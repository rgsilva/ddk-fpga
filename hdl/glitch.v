==> flow/design.v <==
module glitch(
    input wire          clk_in,
    input wire          clk_gl,
    input wire          rst,
    output wire         ready,
    input wire [48:0]   fifo_in,
    input wire          fifo_empty,
    input wire          fifo_full,
    output reg          fifo_re,
    input wire          board_ready,
    output wire         clk_out,
    output wire         rst_o,
    output reg          glitch_en
);
reg [7:0]   glitch_width;
reg [7:0]   width_cnt;
reg [31:0]  glitch_delay;
reg [31:0]  delay_cnt;
reg [7:0]   glitch_mode;
reg [2:0]   state;
assign ready = (state == 3'b000);
wire [31:0] delay;
assign delay = fifo_in[47:16];
wire [7:0] width;
assign width = fifo_in[15:8];
wire [7:0] mode;
assign mode = fifo_in[7:0];
reg reset_en;
glitch_reset glitch_reseti(
    .clk_in(clk_in),
    .rst(rst),
    .en(reset_en),
    .rst_o(rst_o)
);
glitch_core glitch_corei(
    .clk_in(clk_in),
    .clk_gl(clk_gl),
    .en(glitch_en),
    .mode(glitch_mode),
    .clk_out(clk_out)
);
always @ (posedge clk_in)
begin
    if(rst)
    begin
        state <= 3'b000;
        glitch_en <= 1'b0;
        glitch_width <= 8'b0;
        width_cnt <= 8'b0;
        glitch_delay <= 32'b0;
        delay_cnt <= 32'b0;
        glitch_mode <= 8'b0;
    end
    else
    begin
        fifo_re <= 1'b0;
        reset_en <= 1'b0;
        glitch_en <= glitch_en;
        glitch_width <= glitch_width;
        width_cnt <= width_cnt;
        glitch_delay <= glitch_delay;
        delay_cnt <= delay_cnt;
        glitch_mode <= glitch_mode;
        case (state)
            3'b000:
            begin
                if (fifo_full)
                begin
                    reset_en <= 1'b1;
                    state <= 3'b001;
                end
            end
            3'b001:
            begin
                if (board_ready)
                begin
                    fifo_re <= 1'b1;
                    state <= 3'b010;
                end
            end
            3'b010:
            begin
                glitch_delay <= delay;
                glitch_width <= width;
                glitch_mode <= mode;
                delay_cnt <= 32'b0;
                width_cnt <= 8'b0;
                if (delay == 32'b0 && width == 8'b0)
                begin
                    if (!fifo_empty)
                    begin
                        fifo_re <= 1'b1;
                        state <= 3'b010;
                    end
                    else
                    begin
                        state <= 3'b000;
                    end
                end
                else if (delay == 32'b0)
                begin
                    glitch_en <= 1'b1;
                    state <= 3'b100;
                end
                else
                begin
                    state <= 3'b011;
                end
            end
            3'b011:
            begin
                delay_cnt <= delay_cnt + 1;
                if (delay_cnt >= glitch_delay-1)
                begin
                    if (width != 8'b0)
                    begin
                        glitch_en <= 1'b1;
                        state <= 3'b100;
                    end
                    else
                    begin
                        if (!fifo_empty)
                        begin
                            fifo_re <= 1'b1;
                            state <= 3'b010;
                        end
                        else
                        begin
                            state <= 3'b000;
                        end
                    end                    
                end
            end
            3'b100:
            begin
                width_cnt <= width_cnt + 1;
                if (width_cnt >= glitch_width-1)
                begin
                    glitch_en <= 1'b0;
                    if (!fifo_empty)
                    begin
                        fifo_re <= 1'b1;
                        state <= 3'b010;
                    end
                    else
                    begin
                        state <= 3'b000;
                    end
                end
            end
        endcase
    end
end
endmodule
module glitch_core(
    input wire clk_in,
	input wire clk_gl,
    input wire en,
    input wire [7:0] mode,
    output reg clk_out
);
always @ (clk_in or clk_gl or en)
begin
	clk_out <= clk_in;
	if (en)
	begin
		if (mode[4] == 1'b1)
			clk_out <= (clk_in && clk_gl);
		else if (mode[3] == 1'b1)
			clk_out <= clk_gl;
		else if (mode[2] == 1'b1)
			clk_out <= ~clk_in;
		else if (mode[1] == 1'b1)
			clk_out <= 1'b1;
		else if (mode[0] == 1'b1)
			clk_out <= 1'b0;
	end
end
endmodule
module glitch_reset(
    input wire          clk_in,
    input wire          rst,
    input wire          en,
    output wire         rst_o
);
reg state;
reg [7:0] clk_cnt;
assign rst_o = (state == 1'b0 && !en);
always @ (posedge clk_in)
begin
    if (rst)
    begin
        state <= 1'b0;
        clk_cnt <= 8'b0;
    end
    else
    begin
        state <= state;
        case (state)
            1'b0:
            begin
                if (en)
                begin
                    state <= 1'b1;
                    clk_cnt <= 8'b0;
                end
            end
            1'b1:
            begin
                clk_cnt <= clk_cnt + 1;
                if (clk_cnt >= 8'hFF-1)
                begin
                    state <= 1'b0;
                end
            end
        endcase
    end
end
endmodule
Tool chain data of glitch
What the tools print for glitch, step after step. Line numbers count from 1 in the design file above. Library cell names are shortened. Not given: --

Design top: glitch. Clock input: clk_in. Library: sky130hd. Library corner: tt_025C_1v80.

Word level
Counts by Yosys on the flattened word-level netlist (proc, flatten, opt, wreduce; memories kept). Register bits leave out memories and registers merged into their read ports (data or address). Print and check cells are left out. Cells with the same type and inputs are merged into one.

The entry for order comparisons reads 3. The entry for add/sub/neg operators reads 5. For equality and inequality tests the number is 12. Bitwise gates (word level): 2. The entry for mux-type cells reads 36. Under reduce/logical cells stands 14.

Operators by type and width (count): case mux 32 bit (select 2 bit) (1); adder 32 x 1 -> 32 bit (second input constant) (1); subtractor 32 x 1 -> 32 bit (second input constant) (1); greater-or-equal comparator 32 bit (1); zero test 32 bit (1); greater-or-equal comparator 8 x 32 -> 1 bit (1); case mux 8 bit (select 2 bit) (2); 2-to-1 mux 3 bit (7); 2-to-1 mux 1 bit (20); != test 2 bit (second input constant) (8); adder 8 x 1 -> 8 bit (second input constant) (2); case mux 3 bit (select 5 bit) (1); subtractor 8 x 1 -> 9 bit (second input constant) (1); greater-or-equal comparator 8 bit (second input constant) (1); zero test 8 bit (1); nonzero test 8 bit (1); 2-to-1 mux 8 bit (1); equality test 3 x 2 -> 1 bit (second input constant) (2); AND reduction 6 bit (1); AND reduction 5 bit (1); nonzero test 5 bit (1); nonzero test 2 bit (2); case mux 1 bit (select 4 bit) (1); logical AND 1 bit (3); equality test 3 x 1 -> 1 bit (second input constant) (1); equality test 3 bit (second input constant) (1); zero test 3 bit (1); nonzero test 3 bit (1).

Other operator kinds: 5; their cells: 6.

For bits of input ports the number is 55. The figure for output and inout bits is 5. The figure for flip-flop bits (word level) is 100. The figure for word-level cells is 83.

Depth
Yosys ltp: most cells in a row. Word level: on the elaborated netlist, between registers, memories and ports. Mapped: between sequential cells and ports; inverters and the memories' decode and read muxes count.

The entry for word-level depth reads 6. The entry for ABC_AREA reads 0. Mapped depth: 15. Depth with buffers taken out: 15.

After synthesis
Yosys stat after the flow's synthesis: flattened, memories mapped to cells. It holds for the ABC_AREA given above (unset counts as 0); a run with the other value may have another netlist. The area totals of this step are shown rounded.

Cell types: dfxtp_1 (count 100, total area 2001.92 µm²); ha_1 (count 46, total area 575.552 µm²); mux2i_1 (count 47, total area 470.451 µm²); nor2_1 (count 100, total area 375.36 µm²); a21oi_1 (count 48, total area 240.23 µm²); xnor2_1 (count 27, total area 236.477 µm²); nand2_1 (count 54, total area 202.694 µm²); nand3_1 (count 37, total area 185.178 µm²); nor4_1 (count 15, total area 93.84 µm²); clkbuf_1 (count 23, total area 86.333 µm²); nand4_1 (count 13, total area 81.328 µm²); nor3_1 (count 16, total area 80.077 µm²); mux2_1 (count 7, total area 78.826 µm²); xor2_1 (count 8, total area 70.067 µm²); inv_1 (count 18, total area 67.565 µm²); o21ai_0 (count 13, total area 65.062 µm²); and3_1 (count 10, total area 62.56 µm²); or2_0 (count 10, total area 62.56 µm²).

Other cell types: 40; their cells: 109.

Under synthesis area stands 0.005927 mm². Flip-flop cells: 102. The figure for buffer cells is 26. Mapped cells: 701. For sequential part of the area the number is 0.002062 mm².

The figures by module come from a second, unflattened synthesis with its own total; it is not the netlist above.

The entry for cell total of the unflattened synthesis reads 715. The figure for area (unflattened synthesis) is 0.006131 mm².

Each row is one instance without its submodules.

Modules: glitch (sequential area 0.001942 mm², cells 656, area 0.00564 mm², instances 1); glitch_reset (sequential area 0.0001802 mm², cells 52, area 0.0004417 mm², instances 1); glitch_core (sequential area 0 mm², cells 7, area 0.0000488 mm², instances 1).

Ticket comment

Measured data: module glitch, platform sky130hd, 2 stored runs of the flow under differing settings, order arbitrary. Input and output delays are each 20% of the period that was set; the output load is 0.01 pF. By "clock period reached" is meant the clock period of the run minus its worst setup slack. This is arithmetic on one report: input and output delays are still those of the set period (20% each). By "time on the worst setup path" is meant the share of the clock period that the worst setup path is allowed (20% is reserved at inputs, 20% at outputs), minus its slack. Clock arrival times at its registers enter into it. "power" is the tool's figure for a default switching activity; nothing was simulated. Results are given in rounded form.

Files of flow run 1:
==> flow/run.sh <==
#!/bin/bash
# the make line also repeats the synthesis and layout settings of config.mk as NAME=value (left out here)
make -C /OpenROAD-flow-scripts/flow DESIGN_CONFIG=/design/flow/config.mk WORK_HOME=/design/flow/orfs CLKGATE_MAP_FILE= finish
==> flow/config.mk <==
export PLATFORM = sky130hd
export DESIGN_NAME = glitch
export DESIGN_NICKNAME = glitch
export VERILOG_FILES = /design/flow/design.v
export SDC_FILE = /design/flow/constraint.sdc
export NUM_CORES = 4
export LEC_CHECK = 0
export CAP_MARGIN = 20
export CELL_PAD_IN_SITES_DETAIL_PLACEMENT = 2
export CORE_MARGIN = 2
export CORE_UTILIZATION = 40
export CTS_CLUSTER_DIAMETER = 45
export GPL_ROUTABILITY_DRIVEN = 0
export MAX_ROUTING_LAYER = met4
export PLACE_DENSITY = 0.95
export SETUP_SLACK_MARGIN = -0.01
export SLEW_MARGIN = 5
export TNS_END_PERCENT = 85
==> flow/constraint.sdc <==
create_clock -name core_clock -period 3.8 [get_ports {clk_in}]
set_input_delay 0.7600 -clock core_clock [delete_from_list [all_inputs] [get_ports {clk_in}]]
set_output_delay 0.7600 -clock core_clock [all_outputs]
set_load 0.01 [all_outputs]

Results of flow run 1. The post-synthesis cell area is 0.005927 mm². The post-route setup TNS reads -4.579 ns. For the post-route worst hold slack the run shows 0.523 ns. The clock period reached reads 4.683 ns. For the power the run shows 3121 µW. The time on the worst setup path stands at 4.68 ns. Type of the worst setup path: flip-flop to flip-flop. The measured worst setup slack after layout is -0.883 ns. The measured area of the standard cells in the finished layout is 0.007431 mm². The overall die area comes to 0.01581 mm². The post-route utilization comes to 0.513.

Files of flow run 2:
==> flow/run.sh <==
#!/bin/bash
# the make line also repeats the synthesis and layout settings of config.mk as NAME=value (left out here)
make -C /OpenROAD-flow-scripts/flow DESIGN_CONFIG=/design/flow/config.mk WORK_HOME=/design/flow/orfs CLKGATE_MAP_FILE= finish
==> flow/config.mk <==
export PLATFORM = sky130hd
export DESIGN_NAME = glitch
export DESIGN_NICKNAME = glitch
export VERILOG_FILES = /design/flow/design.v
export SDC_FILE = /design/flow/constraint.sdc
export NUM_CORES = 4
export LEC_CHECK = 0
export CAP_MARGIN = 20
export CORE_MARGIN = 2
export CORE_UTILIZATION = 40
export SLEW_MARGIN = 20
==> flow/constraint.sdc <==
create_clock -name core_clock -period 3.27 [get_ports {clk_in}]
set_input_delay 0.6540 -clock core_clock [delete_from_list [all_inputs] [get_ports {clk_in}]]
set_output_delay 0.6540 -clock core_clock [all_outputs]
set_load 0.01 [all_outputs]

Results of flow run 2. For the post-route worst hold slack the run shows 0.487 ns. The time on the worst setup path stands at 3.88 ns. Type of the worst setup path: flip-flop to flip-flop. For the power the run shows 3226 µW. The measured worst setup slack after layout is -0.610 ns. The clock period reached reads 3.880 ns. The overall die area comes to 0.01581 mm². The post-synthesis cell area is 0.005927 mm². The measured area of the standard cells in the finished layout is 0.007442 mm². The post-route utilization comes to 0.514. The post-route setup TNS reads -3.163 ns.
